==> flow/design.v <==
module cal (
    input  [  8-1:0] cal_x,
    input  [ 64-1:0] cal_y,
    input  [128-1:0] cal_r,
    output [ 10-1:0] cal_result
);
wire                 x4_i,  x4_r,  x3_i,  x3_r,  x2_i,  x2_r,  x1_i,  x1_r;
wire signed [ 8-1:0] y4_i,  y4_r,  y3_i,  y3_r,  y2_i,  y2_r,  y1_i,  y1_r;
wire signed [ 8-1:0] r44_r, r34_i, r34_r, r24_i, r24_r, r14_i, r14_r, r33_r, r23_i, r23_r, r13_i, r13_r, r22_r, r12_i, r12_r, r11_r;
wire signed [13-1:0] y4_tmp_i, y4_tmp_r, y3_tmp_i, y3_tmp_r, y2_tmp_i, y2_tmp_r, y1_tmp_i, y1_tmp_r;
wire signed [ 8-1:0] r44s4r_r, r44s4i_i, r33s3r_r, r33s3i_i, r34s4r_r, r34s4i_r, r34s4r_i, r34s4i_i, r22s2r_r, r22s2i_i, r23s3r_r, r23s3i_r, r23s3r_i, r23s3i_i, r24s4r_r, r24s4i_r, 
                     r24s4r_i, r24s4i_i, r11s1r_r, r11s1i_i, r12s2r_r, r12s2i_r, r12s2r_i, r12s2i_i, r13s3r_r, r13s3i_r, r13s3r_i, r13s3i_i, r14s4r_r, r14s4i_r, r14s4r_i, r14s4i_i;
wire signed [ 8-1:0] y1_ext_i, y1_ext_r, y2_ext_i, y2_ext_r, y3_ext_i, y3_ext_r, y4_ext_i, y4_ext_r;
wire signed [ 8-1:0] entry4_r, entry4_i, entry3_r, entry3_i, entry2_r, entry2_i, entry1_r, entry1_i;
wire signed [ 9-1:0] square4_r, square4_i, square3_r, square3_i, square2_r, square2_i, square1_r, square1_i;
assign {x4_i, x4_r, x3_i, x3_r, x2_i, x2_r, x1_i, x1_r} = {cal_x};
assign {y4_i, y4_r, y3_i, y3_r, y2_i, y2_r, y1_i, y1_r} = {cal_y};
assign {r44_r, r34_i, r34_r, r24_i, r24_r, r14_i, r14_r, r33_r, r23_i, r23_r, r13_i, r13_r, r22_r, r12_i, r12_r, r11_r} = cal_r;
assign y4_tmp_i = y4_i * 5'sb0001_1; 
assign y4_tmp_r = y4_r * 5'sb0001_1; 
assign y3_tmp_i = y3_i * 5'sb0001_1; 
assign y3_tmp_r = y3_r * 5'sb0001_1; 
assign y2_tmp_i = y2_i * 5'sb0001_1; 
assign y2_tmp_r = y2_r * 5'sb0001_1; 
assign y1_tmp_i = y1_i * 5'sb0001_1; 
assign y1_tmp_r = y1_r * 5'sb0001_1; 
assign r44s4r_r = (x4_r)? -r44_r: r44_r;
assign r44s4i_i = (x4_i)? -r44_r: r44_r;
assign r33s3r_r = (x3_r)? -r33_r: r33_r;
assign r33s3i_i = (x3_i)? -r33_r: r33_r;
assign r34s4r_r = (x4_r)? -r34_r: r34_r;
assign r34s4i_r = (x4_i)? -r34_i: r34_i;
assign r34s4r_i = (x4_r)? -r34_i: r34_i;
assign r34s4i_i = (x4_i)? -r34_r: r34_r;
assign r22s2r_r = (x2_r)? -r22_r: r22_r;
assign r22s2i_i = (x2_i)? -r22_r: r22_r;
assign r23s3r_r = (x3_r)? -r23_r: r23_r;
assign r23s3i_r = (x3_i)? -r23_i: r23_i;
assign r23s3r_i = (x3_r)? -r23_i: r23_i;
assign r23s3i_i = (x3_i)? -r23_r: r23_r;
assign r24s4r_r = (x4_r)? -r24_r: r24_r;
assign r24s4i_r = (x4_i)? -r24_i: r24_i;
assign r24s4r_i = (x4_r)? -r24_i: r24_i;
assign r24s4i_i = (x4_i)? -r24_r: r24_r;
assign r11s1r_r = (x1_r)? -r11_r: r11_r;
assign r11s1i_i = (x1_i)? -r11_r: r11_r;
assign r12s2r_r = (x2_r)? -r12_r: r12_r;
assign r12s2i_r = (x2_i)? -r12_i: r12_i;
assign r12s2r_i = (x2_r)? -r12_i: r12_i;
assign r12s2i_i = (x2_i)? -r12_r: r12_r;
assign r13s3r_r = (x3_r)? -r13_r: r13_r;
assign r13s3i_r = (x3_i)? -r13_i: r13_i;
assign r13s3r_i = (x3_r)? -r13_i: r13_i;
assign r13s3i_i = (x3_i)? -r13_r: r13_r;
assign r14s4r_r = (x4_r)? -r14_r: r14_r;
assign r14s4i_r = (x4_i)? -r14_i: r14_i;
assign r14s4r_i = (x4_r)? -r14_i: r14_i;
assign r14s4i_i = (x4_i)? -r14_r: r14_r;
assign y4_ext_i = y4_tmp_i[1+:8];
assign y4_ext_r = y4_tmp_r[1+:8];
assign y3_ext_i = y3_tmp_i[1+:8];
assign y3_ext_r = y3_tmp_r[1+:8];
assign y2_ext_i = y2_tmp_i[1+:8];
assign y2_ext_r = y2_tmp_r[1+:8];
assign y1_ext_i = y1_tmp_i[1+:8];
assign y1_ext_r = y1_tmp_r[1+:8];
assign entry4_r =   y4_ext_r - r44s4r_r;
assign entry4_i =   y4_ext_i - r44s4i_i;
assign entry3_r =  (y3_ext_r - r33s3r_r) + (-r34s4r_r + r34s4i_r);
assign entry3_i =  (y3_ext_i - r33s3i_i) + (-r34s4r_i - r34s4i_i);
assign entry2_r = ((y2_ext_r - r22s2r_r) + (-r23s3r_r + r23s3i_r)) +  (-r24s4r_r + r24s4i_r);
assign entry2_i = ((y2_ext_i - r22s2i_i) + (-r23s3r_i - r23s3i_i)) +  (-r24s4r_i - r24s4i_i);
assign entry1_r = ((y1_ext_r - r11s1r_r) + (-r12s2r_r + r12s2i_r)) + ((-r13s3r_r + r13s3i_r) + (-r14s4r_r + r14s4i_r));
assign entry1_i = ((y1_ext_i - r11s1i_i) + (-r12s2r_i - r12s2i_i)) + ((-r13s3r_i - r13s3i_i) + (-r14s4r_i - r14s4i_i));
assign square4_r = (entry4_r[7])? (~entry4_r)+1: entry4_r;
assign square4_i = (entry4_i[7])? (~entry4_i)+1: entry4_i;
assign square3_r = (entry3_r[7])? (~entry3_r)+1: entry3_r;
assign square3_i = (entry3_i[7])? (~entry3_i)+1: entry3_i;
assign square2_r = (entry2_r[7])? (~entry2_r)+1: entry2_r;
assign square2_i = (entry2_i[7])? (~entry2_i)+1: entry2_i;
assign square1_r = (entry1_r[7])? (~entry1_r)+1: entry1_r;
assign square1_i = (entry1_i[7])? (~entry1_i)+1: entry1_i;
assign cal_result = ((square4_r + square4_i) + (square3_r + square3_i)) + ((square2_r + square2_i) + (square1_r + square1_i));
endmodule
module ml_demodulator(
    i_clk,
    i_rst,
    i_trig,
    i_y_hat,
    i_r,
    i_rd_rdy,
    o_rd_vld,
    o_llr,
    o_hard_bit
);
input            i_clk;
input            i_rst;
input            i_trig;
input  [ 64-1:0] i_y_hat;
input  [128-1:0] i_r;
input            i_rd_rdy;
output           o_rd_vld;
output [  8-1:0] o_llr;
output           o_hard_bit;
localparam INF = 10'b01_1111_1111;
reg            i_trig_d;
reg  [ 64-1:0] i_y_hat_d;
reg  [128-1:0] i_r_d;
reg  [  8-1:0] w_ptr, r_ptr;
reg  [256-1:0] buffer;
wire [  8-1:0] pattern0, pattern1, pattern2, pattern3;
wire [ 10-1:0] cal_result0, cal_result1, cal_result2, cal_result3;
wire           cal_done;
reg            busy;
reg  [  6-1:0] cycle_cnt;
wire signed [ 10-1:0] min_x42, min_x41, min_x32, min_x31, min_x22, min_x21;
wire signed [ 10-1:0] min_x42_n, min_x41_n, min_x32_n, min_x31_n, min_x22_n, min_x21_n;
wire signed [ 10-1:0] local_min, cal_min01, cal_min23, cal_min13, cal_min02;
wire signed [ 10-1:0] min_x42_1,   min_x41_1,   min_x32_1,   min_x31_1,   min_x22_1,   min_x21_1,   min_x12_1,   min_x11_1;
wire signed [ 10-1:0] min_x42_0,   min_x41_0,   min_x32_0,   min_x31_0,   min_x22_0,   min_x21_0,   min_x12_0,   min_x11_0;
reg  signed [ 10-1:0] min_x42_1_n, min_x41_1_n, min_x32_1_n, min_x31_1_n, min_x22_1_n, min_x21_1_n, min_x12_1_n, min_x11_1_n;
reg  signed [ 10-1:0] min_x42_0_n, min_x41_0_n, min_x32_0_n, min_x31_0_n, min_x22_0_n, min_x21_0_n, min_x12_0_n, min_x11_0_n;
wire signed [ 10-1:0] llr_x11, llr_x12, llr_x21, llr_x22, llr_x31, llr_x32, llr_x41, llr_x42;
wire                  hb_x11, hb_x12, hb_x21, hb_x22, hb_x31, hb_x32, hb_x41, hb_x42;
cal CAL_U0 (
    .cal_x      (pattern0),
    .cal_y      (i_y_hat_d),
    .cal_r      (i_r_d),
    .cal_result (cal_result0)
); 
cal CAL_U1 (
    .cal_x      (pattern1),
    .cal_y      (i_y_hat_d),
    .cal_r      (i_r_d),
    .cal_result (cal_result1)
); 
cal CAL_U2 (
    .cal_x      (pattern2),
    .cal_y      (i_y_hat_d),
    .cal_r      (i_r_d),
    .cal_result (cal_result2)
); 
cal CAL_U3 (
    .cal_x      (pattern3),
    .cal_y      (i_y_hat_d),
    .cal_r      (i_r_d),
    .cal_result (cal_result3)
);
assign cal_done = (busy && (cycle_cnt == 63))? 1: 0;
always@(posedge i_clk or negedge i_rst) begin
    if(~i_rst)                              cycle_cnt <= 0;
    else if(busy)                           cycle_cnt <= cycle_cnt+1;
end
always@(posedge i_clk or negedge i_rst) begin
    if(~i_rst)                              busy <= 0;
    else if(i_trig)                         busy <= 1;
    else if(cycle_cnt == 63)                busy <= 0;
end
always@(posedge i_clk or negedge i_rst) begin
    if(~i_rst)          i_trig_d <= 0;
    else                i_trig_d <= i_trig;
end
always@(posedge i_clk or negedge i_rst) begin
    if(~i_rst)          i_y_hat_d <= 0;
    else if(i_trig)     i_y_hat_d <= i_y_hat;
end
always@(posedge i_clk or negedge i_rst) begin
    if(~i_rst)          i_r_d <= 0;
    else if(i_trig)     i_r_d <= i_r;
end
assign o_rd_vld   = (w_ptr != r_ptr)? 1: 0;
assign o_llr      = (o_rd_vld)? {buffer[r_ptr], 7'b0000001}: 0;
assign o_hard_bit = (o_rd_vld)? buffer[r_ptr]: 0;
always@(posedge i_clk or negedge i_rst) begin
    if(~i_rst)                          buffer <= 0;
    else if(cal_done)                   buffer[w_ptr+: 8] <= {hb_x42, hb_x41, hb_x32, hb_x31, hb_x22, hb_x21, hb_x12, hb_x11};
end
always@(posedge i_clk or negedge i_rst) begin
    if(~i_rst)                          w_ptr <= 0;
    else if(cal_done)                   w_ptr <= w_ptr + 8;
end
always@(posedge i_clk or negedge i_rst) begin
    if(~i_rst)                          r_ptr <= 0;
    else if(o_rd_vld && i_rd_rdy)       r_ptr <= r_ptr + 1;
end
assign pattern0 = {cycle_cnt, 2'b00};
assign pattern1 = {cycle_cnt, 2'b01};
assign pattern2 = {cycle_cnt, 2'b10};
assign pattern3 = {cycle_cnt, 2'b11};
assign cal_min01 = (cal_result0 < cal_result1)? cal_result0: cal_result1;
assign cal_min23 = (cal_result2 < cal_result3)? cal_result2: cal_result3;
assign cal_min13 = (cal_result1 < cal_result3)? cal_result1: cal_result3;
assign cal_min02 = (cal_result0 < cal_result2)? cal_result0: cal_result2;
assign local_min = (  cal_min01 < cal_min23  )? cal_min01  : cal_min23;
assign min_x42_n = (           cycle_cnt[5])? min_x42_1_n: min_x42_0_n;
assign min_x42   = (  min_x42_n < local_min)? min_x42_n  : local_min;
assign min_x41_n = (           cycle_cnt[4])? min_x41_1_n: min_x41_0_n;
assign min_x41   = (  min_x41_n < local_min)? min_x41_n  : local_min;
assign min_x32_n = (           cycle_cnt[3])? min_x32_1_n: min_x32_0_n;
assign min_x32   = (  min_x32_n < local_min)? min_x32_n  : local_min;
assign min_x31_n = (           cycle_cnt[2])? min_x31_1_n: min_x31_0_n;
assign min_x31   = (  min_x31_n < local_min)? min_x31_n  : local_min;
assign min_x22_n = (           cycle_cnt[1])? min_x22_1_n: min_x22_0_n;
assign min_x22   = (  min_x22_n < local_min)? min_x22_n  : local_min;
assign min_x21_n = (           cycle_cnt[0])? min_x21_1_n: min_x21_0_n;
assign min_x21   = (  min_x21_n < local_min)? min_x21_n  : local_min;
assign min_x12_1 = (min_x12_1_n < cal_min23)? min_x12_1_n: cal_min23;
assign min_x12_0 = (min_x12_0_n < cal_min01)? min_x12_0_n: cal_min01;
assign min_x11_1 = (min_x11_1_n < cal_min13)? min_x11_1_n: cal_min13;
assign min_x11_0 = (min_x11_0_n < cal_min02)? min_x11_0_n: cal_min02;
always@(posedge i_clk or negedge i_rst) begin
    if(~i_rst) begin
        min_x42_1_n <= INF;
        min_x42_0_n <= INF;
        min_x41_1_n <= INF;
        min_x41_0_n <= INF;
        min_x32_1_n <= INF;
        min_x32_0_n <= INF;
        min_x31_1_n <= INF;
        min_x31_0_n <= INF;
        min_x22_1_n <= INF;
        min_x22_0_n <= INF;
        min_x21_1_n <= INF;
        min_x21_0_n <= INF;
        min_x12_1_n <= INF;
        min_x12_0_n <= INF;
        min_x11_1_n <= INF;
        min_x11_0_n <= INF;
    end else if(cal_done) begin
        min_x42_1_n <= INF;
        min_x42_0_n <= INF;
        min_x41_1_n <= INF;
        min_x41_0_n <= INF;
        min_x32_1_n <= INF;
        min_x32_0_n <= INF;
        min_x31_1_n <= INF;
        min_x31_0_n <= INF;
        min_x22_1_n <= INF;
        min_x22_0_n <= INF;
        min_x21_1_n <= INF;
        min_x21_0_n <= INF;
        min_x12_1_n <= INF;
        min_x12_0_n <= INF;
        min_x11_1_n <= INF;
        min_x11_0_n <= INF;
    end else if(i_trig_d || busy) begin
        min_x42_1_n <= ( cycle_cnt[5])? min_x42: min_x42_1_n;
        min_x42_0_n <= (~cycle_cnt[5])? min_x42: min_x42_0_n;
        min_x41_1_n <= ( cycle_cnt[4])? min_x41: min_x41_1_n;
        min_x41_0_n <= (~cycle_cnt[4])? min_x41: min_x41_0_n;
        min_x32_1_n <= ( cycle_cnt[3])? min_x32: min_x32_1_n;
        min_x32_0_n <= (~cycle_cnt[3])? min_x32: min_x32_0_n;
        min_x31_1_n <= ( cycle_cnt[2])? min_x31: min_x31_1_n;
        min_x31_0_n <= (~cycle_cnt[2])? min_x31: min_x31_0_n;
        min_x22_1_n <= ( cycle_cnt[1])? min_x22: min_x22_1_n;
        min_x22_0_n <= (~cycle_cnt[1])? min_x22: min_x22_0_n;
        min_x21_1_n <= ( cycle_cnt[0])? min_x21: min_x21_1_n;
        min_x21_0_n <= (~cycle_cnt[0])? min_x21: min_x21_0_n;
        min_x12_1_n <= min_x12_1;
        min_x12_0_n <= min_x12_0;
        min_x11_1_n <= min_x11_1;
        min_x11_0_n <= min_x11_0;
    end
end
assign min_x42_1 = ( cycle_cnt[5])? min_x42: min_x42_1_n;
assign min_x42_0 = (~cycle_cnt[5])? min_x42: min_x42_0_n;
assign min_x41_1 = ( cycle_cnt[4])? min_x41: min_x41_1_n;
assign min_x41_0 = (~cycle_cnt[4])? min_x41: min_x41_0_n;
assign min_x32_1 = ( cycle_cnt[3])? min_x32: min_x32_1_n;
assign min_x32_0 = (~cycle_cnt[3])? min_x32: min_x32_0_n;
assign min_x31_1 = ( cycle_cnt[2])? min_x31: min_x31_1_n;
assign min_x31_0 = (~cycle_cnt[2])? min_x31: min_x31_0_n;
assign min_x22_1 = ( cycle_cnt[1])? min_x22: min_x22_1_n;
assign min_x22_0 = (~cycle_cnt[1])? min_x22: min_x22_0_n;
assign min_x21_1 = ( cycle_cnt[0])? min_x21: min_x21_1_n;
assign min_x21_0 = (~cycle_cnt[0])? min_x21: min_x21_0_n;
assign llr_x42 = (cal_done)? (min_x42_1 - min_x42_0): 0;
assign llr_x41 = (cal_done)? (min_x41_1 - min_x41_0): 0;
assign llr_x32 = (cal_done)? (min_x32_1 - min_x32_0): 0;
assign llr_x31 = (cal_done)? (min_x31_1 - min_x31_0): 0;
assign llr_x22 = (cal_done)? (min_x22_1 - min_x22_0): 0;
assign llr_x21 = (cal_done)? (min_x21_1 - min_x21_0): 0;
assign llr_x12 = (cal_done)? (min_x12_1 - min_x12_0): 0;
assign llr_x11 = (cal_done)? (min_x11_1 - min_x11_0): 0;
assign hb_x42 = llr_x42[9];
assign hb_x41 = llr_x41[9];
assign hb_x32 = llr_x32[9];
assign hb_x31 = llr_x31[9];
assign hb_x22 = llr_x22[9];
assign hb_x21 = llr_x21[9];
assign hb_x12 = llr_x12[9];
assign hb_x11 = llr_x11[9];
endmodule
# Reports on ml_demodulator
# The steps from the RTL of ml_demodulator to its reports follow in flow order.
# Lines are those of the file above, counted from 1.
# Operators carry their Yosys type and port widths (W data, S select, Z words).
# Cell names lack the library's common part.
# The mark n/a stands for no value.
# design
top_module,ml_demodulator
clk_port,i_clk
cell_library,sky130hd
corner,tt_025C_1v80

# Elaborated design
# Yosys after proc, flatten, opt, wreduce and memory -nomap, before mapping. Memory bits, and registers merged into a memory's read port (data or address), are not among the register bits. Print and check cells are not counted. Equal cells are merged and count once.
# bits
register_bits,632
in_bits,196
word_cells,293
# op_classes
n_mux,119
shifts,3
n_mul,8
bitwise,13
n_eq,2
n_reduce_logical,5
add_sub_neg,104
n_cmp,15
# ops
cell,n
$mux W10,73
$and A256 B256 Y256,1
$or A256 B256 Y256,1
$shiftx A256 B8 Y1,1
$not A256 Y256,1
$shift A8 B33 Y256,1
$shift A8 B33 Y256 const A,1
$mux W8,31
$neg A8 Y8,28
$mul A8 B3 Y9 const B,8
$add A8 B8 Y8,22
$lt A10 B10 Y1,15
$sub A8 B8 Y8,16
$add A10 B10 Y10,9
$not A8 Y9,10
$add A9 B2 Y9 const B,10
$mux W9,10
$sub A10 B10 Y10,8
$add A9 B9 Y10,7
$neg A8 Y33,1
$add A8 B1 Y8 const B,1
$add A8 B4 Y8 const B,1
$ne A8 B8 Y1,1
$add A6 B1 Y6 const B,1
$eq A6 B6 Y1 const B,1
$mux W1,5
$reduce_bool A2 Y1,2
$logic_and A1 B1 Y1,2
$logic_or A1 B1 Y1,1

# Depth
# Yosys ltp: most cells in a row. Word level: on the elaborated netlist, between registers, memories and ports. Mapped: between sequential cells and ports; inverters and the memories' decode and read muxes count.
# logic_depth
word_depth,23
abc_area,0
ltp_mapped,92
ltp_nobuf,86

# After synthesis
# The flow's flattened synthesis, as Yosys stat reports it; memories are mapped. The netlist is that of the ABC_AREA named above (0 if unset); the other value can give another one.
# by_type
cell,n,area_total_um2
dfrtp_1,485,1.21E+04
ha_1,490,6130.88
fa_1,251,5.02E+03
dfstp_2,144,3.78E+03
xnor2_1,344,3012.89
nand2_1,725,2721.36
mux2_2,211,2.38E+03
inv_1,570,2.14E+03
mux4_2,85,1.91E+03
o21ai_0,300,1501.44
xor2_1,170,1.49E+03
a21oi_1,247,1.24E+03
mux2i_1,111,1.11E+03
o22a_1,115,1.01E+03
nor2_1,248,930.893
clkbuf_1,209,784.502
a21o_1,95,713.184
nand4_1,113,706.928
# Other cell types: 78; their cells: 968.
# mapped
yosys_area_um2,55575.8
ffs,629
cell_count,5881
# By module: a second synthesis without flattening, with its own total; a netlist apart from the flattened one above.
# unflattened
hier_cells,10571
area_unflattened_um2,96427.5
# Rows give one instance, submodules left out.
# modules
module,seq_area_um2,cells,n_inst,area_um2
cal,0.0,1847,4,15524.9
ml_demodulator,15920.3,3183,1,34327.9

# Worst setup path after synthesis
# Path of least setup slack by OpenSTA after synthesis, without wires, with an ideal clock, recovery checks aside; 20% of the period is set as input and as output delay. Where synthesis merged equal registers, the netlist keeps one of their names.
# synth_timing
path_type,register to register
start,reg cycle_cnt[5]
end,reg buffer[106]
period_ns,17.4
t_required_ns,17.313
arrival_time_ns,18.186
path_stages,82
t_first_pin_ns,0.000
path_delay_ns,18.273
setup_slack_ns,-0.872
synth_period_reached_ns,18.272
# "path_delay_ns" is the arrival time less input delay plus setup time.
# "path_stages" counts driving pins, that of a launching flip-flop among them; a cell with two outputs on the path counts twice.
# "synth_period_reached_ns" = period - worst setup slack (recovery checks aside). The figure is calculated, with input and output delays left at 20% of the set period.
# Between the ends stands the longest chain of elaborated cells between them, by number of cells; it is not shown to be the way that was timed. Of several equally long chains one is given.
# A line is the first line of the expression or statement that the cell stems from. Yosys adds cells for indexed reads and writes and turns some case tables into memories.
# Lines with a computed index may be missing from the assigning lines.
# synth_via
cell_sequence,dfrtp_1 -> clkbuf_1 -> buf_1 -> clkbuf_1 -> clkbuf_1 -> buf_1 -> mux2i_1 -> fa_1 -> inv_1 -> fa_1 -> fa_1 -> inv_1 -> ha_1 -> fa_1 -> xnor2_1 -> fa_1 -> fa_1 -> inv_1 -> [... 46 more ...] -> clkbuf_1 -> o21ai_0 -> ha_1 -> a21o_1 -> a21oi_1 -> nor2b_1 -> o21ai_0 -> nand2b_1 -> a21oi_1 -> nor2b_1 -> o21ai_0 -> nand2b_1 -> buf_1 -> nor4_1 -> mux2i_1 -> o21a_1 -> buf_2 -> o211ai_1
elab_chain_len,21
# synth_lines
item,line_no,rtl
start: declaration,115,reg  [  6-1:0] cycle_cnt;
start: assignment,151,if(~i_rst)                              cycle_cnt <= 0;
start: assignment,152,else if(busy)                           cycle_cnt <= cycle_cnt+1;
$mux W8,56,assign r14s4i_r = (x4_i)? -r14_i: r14_i;
$add A8 B8 Y8 (3 in a row),73,assign entry1_r = ((y1_ext_r - r11s1r_r) + (-r12s2r_r + r12s2i_r)) + ((-r13s3r_r + r13s3i_r) + (-r14s4r_r + r1 ...
$not A8 Y9,81,assign square1_r = (entry1_r[7])? (~entry1_r)+1: entry1_r;
$add A9 B2 Y9,81,
$mux W9,81,
$add A9 B9 Y10,83,assign cal_result = ((square4_r + square4_i) + (square3_r + square3_i)) + ((square2_r + square2_i) + (square1_ ...
$add A10 B10 Y10 (2 in a row),83,
[... 4 more ...],n/a,
$lt A10 B10 Y1,206,assign min_x21   = (  min_x21_n < local_min)? min_x21_n  : local_min;
$mux W10,206,
$mux W10,275,assign min_x21_1 = ( cycle_cnt[0])? min_x21: min_x21_1_n;
$sub A10 B10 Y10,282,assign llr_x21 = (cal_done)? (min_x21_1 - min_x21_0): 0;
$mux W10,282,
$shift A8 B33 Y256,176,"else if(cal_done)                   buffer[w_ptr+: 8] <= {hb_x42, hb_x41, hb_x32, hb_x31, hb_x22, hb_x21, hb_x ..."
$or A256 B256 Y256,176,
end: assignment,175,if(~i_rst)                          buffer <= 0;
end: declaration,110,reg  [256-1:0] buffer;

# Worst path after layout
# Path of least setup slack in the final report of run 1 (OpenROAD, finished layout, wires in). Where an end is a register, its clock arrival counts in the times.
# layout_timing
path_type,register to register
start,reg i_r_d[72]
end,reg buffer[20]
period_ns,19.5
arrival_time_ns,18.84
t_first_pin_ns,0.68
setup_slack_ns,1.23
path_stages,70
t_required_ns,20.07
# Between the ends stands the longest chain of elaborated cells between them, by number of cells; it is not shown to be the way that was timed. Of several equally long chains one is given.
# Lines with a computed index may be missing from the assigning lines.
# layout_via
cell_sequence,dfrtp_1 -> inv_1 -> ha_1 -> mux2i_1 -> fa_1 -> inv_1 -> fa_1 -> fa_1 -> inv_1 -> ha_1 -> fa_1 -> xnor2_2 -> fa_1 -> fa_1 -> inv_1 -> ha_1 -> inv_1 -> nor2_1 -> [... 34 more ...] -> inv_1 -> buf_4 -> ha_1 -> nand4_1 -> a221o_1 -> or4_1 -> o221ai_2 -> nand3_1 -> nand2_1 -> o21ai_1 -> ha_1 -> nand4_1 -> or2_2 -> a21oi_1 -> a31oi_2 -> xnor2_4 -> buf_4 -> o21ai_2
elab_chain_len,23
# layout_lines
item,line_no,rtl
start: declaration,108,reg  [128-1:0] i_r_d;
start: assignment,168,if(~i_rst)          i_r_d <= 0;
start: assignment,169,else if(i_trig)     i_r_d <= i_r;
$neg A8 Y8,55,assign r14s4r_r = (x4_r)? -r14_r: r14_r;
$mux W8,55,
$neg A8 Y8,73,assign entry1_r = ((y1_ext_r - r11s1r_r) + (-r12s2r_r + r12s2i_r)) + ((-r13s3r_r + r13s3i_r) + (-r14s4r_r + r1 ...
$add A8 B8 Y8 (3 in a row),73,
$not A8 Y9,81,assign square1_r = (entry1_r[7])? (~entry1_r)+1: entry1_r;
$add A9 B2 Y9,81,
$mux W9,81,
[... 7 more ...],n/a,
$lt A10 B10 Y1,206,assign min_x21   = (  min_x21_n < local_min)? min_x21_n  : local_min;
$mux W10,206,
$mux W10,275,assign min_x21_1 = ( cycle_cnt[0])? min_x21: min_x21_1_n;
$sub A10 B10 Y10,282,assign llr_x21 = (cal_done)? (min_x21_1 - min_x21_0): 0;
$mux W10,282,
$shift A8 B33 Y256,176,"else if(cal_done)                   buffer[w_ptr+: 8] <= {hb_x42, hb_x41, hb_x32, hb_x31, hb_x22, hb_x21, hb_x ..."
$or A256 B256 Y256,176,
end: assignment,175,if(~i_rst)                          buffer <= 0;
end: declaration,110,reg  [256-1:0] buffer;

# Below are 2 stored runs of the flow (Yosys, OpenROAD; platform sky130hd) on ml_demodulator, each with its settings and what was measured, unordered. Constraints: input delay and output delay 20% of the set period each, output load 0.01 pF.
# "achieved_clock_period_ns" = clock period - worst setup slack. The figure is calculated, with input and output delays left at 20% of the set period.
# By "worst_path_time_ns" is meant the share of the clock period that the worst setup path is allowed (20% is reserved at inputs, 20% at outputs), minus its slack. Clock arrival times at its registers enter into it.
# Among the settings, -- means not set for that run.
run,period_ns,CORE_UTILIZATION,CAP_MARGIN,CORE_MARGIN,SLEW_MARGIN,SETUP_SLACK_MARGIN,TNS_END_PERCENT,ABC_AREA,GPL_ROUTABILITY_DRIVEN,CTS_CLUSTER_SIZE,synth_chip_area_um2,design.die.area_um2,finalCellArea_um2,finish.utilization_pct,timing.setup.ws_ns,total_negative_slack_ns,ws_hold_ns,achieved_clock_period_ns,worst_path_time_ns,critical_path_type
run 1,19.5,39,20,2,20,--,--,--,--,--,55575.8,145538.0,62756.4,44.4,1.226,0.000,0.471,18.274,18.27,register to register
run 2,33.7,50,20,9,25,-2.0,60,1,1,86,57487.6,127506.0,63480.9,56.0,14.803,0.000,0.475,18.897,18.90,register to register
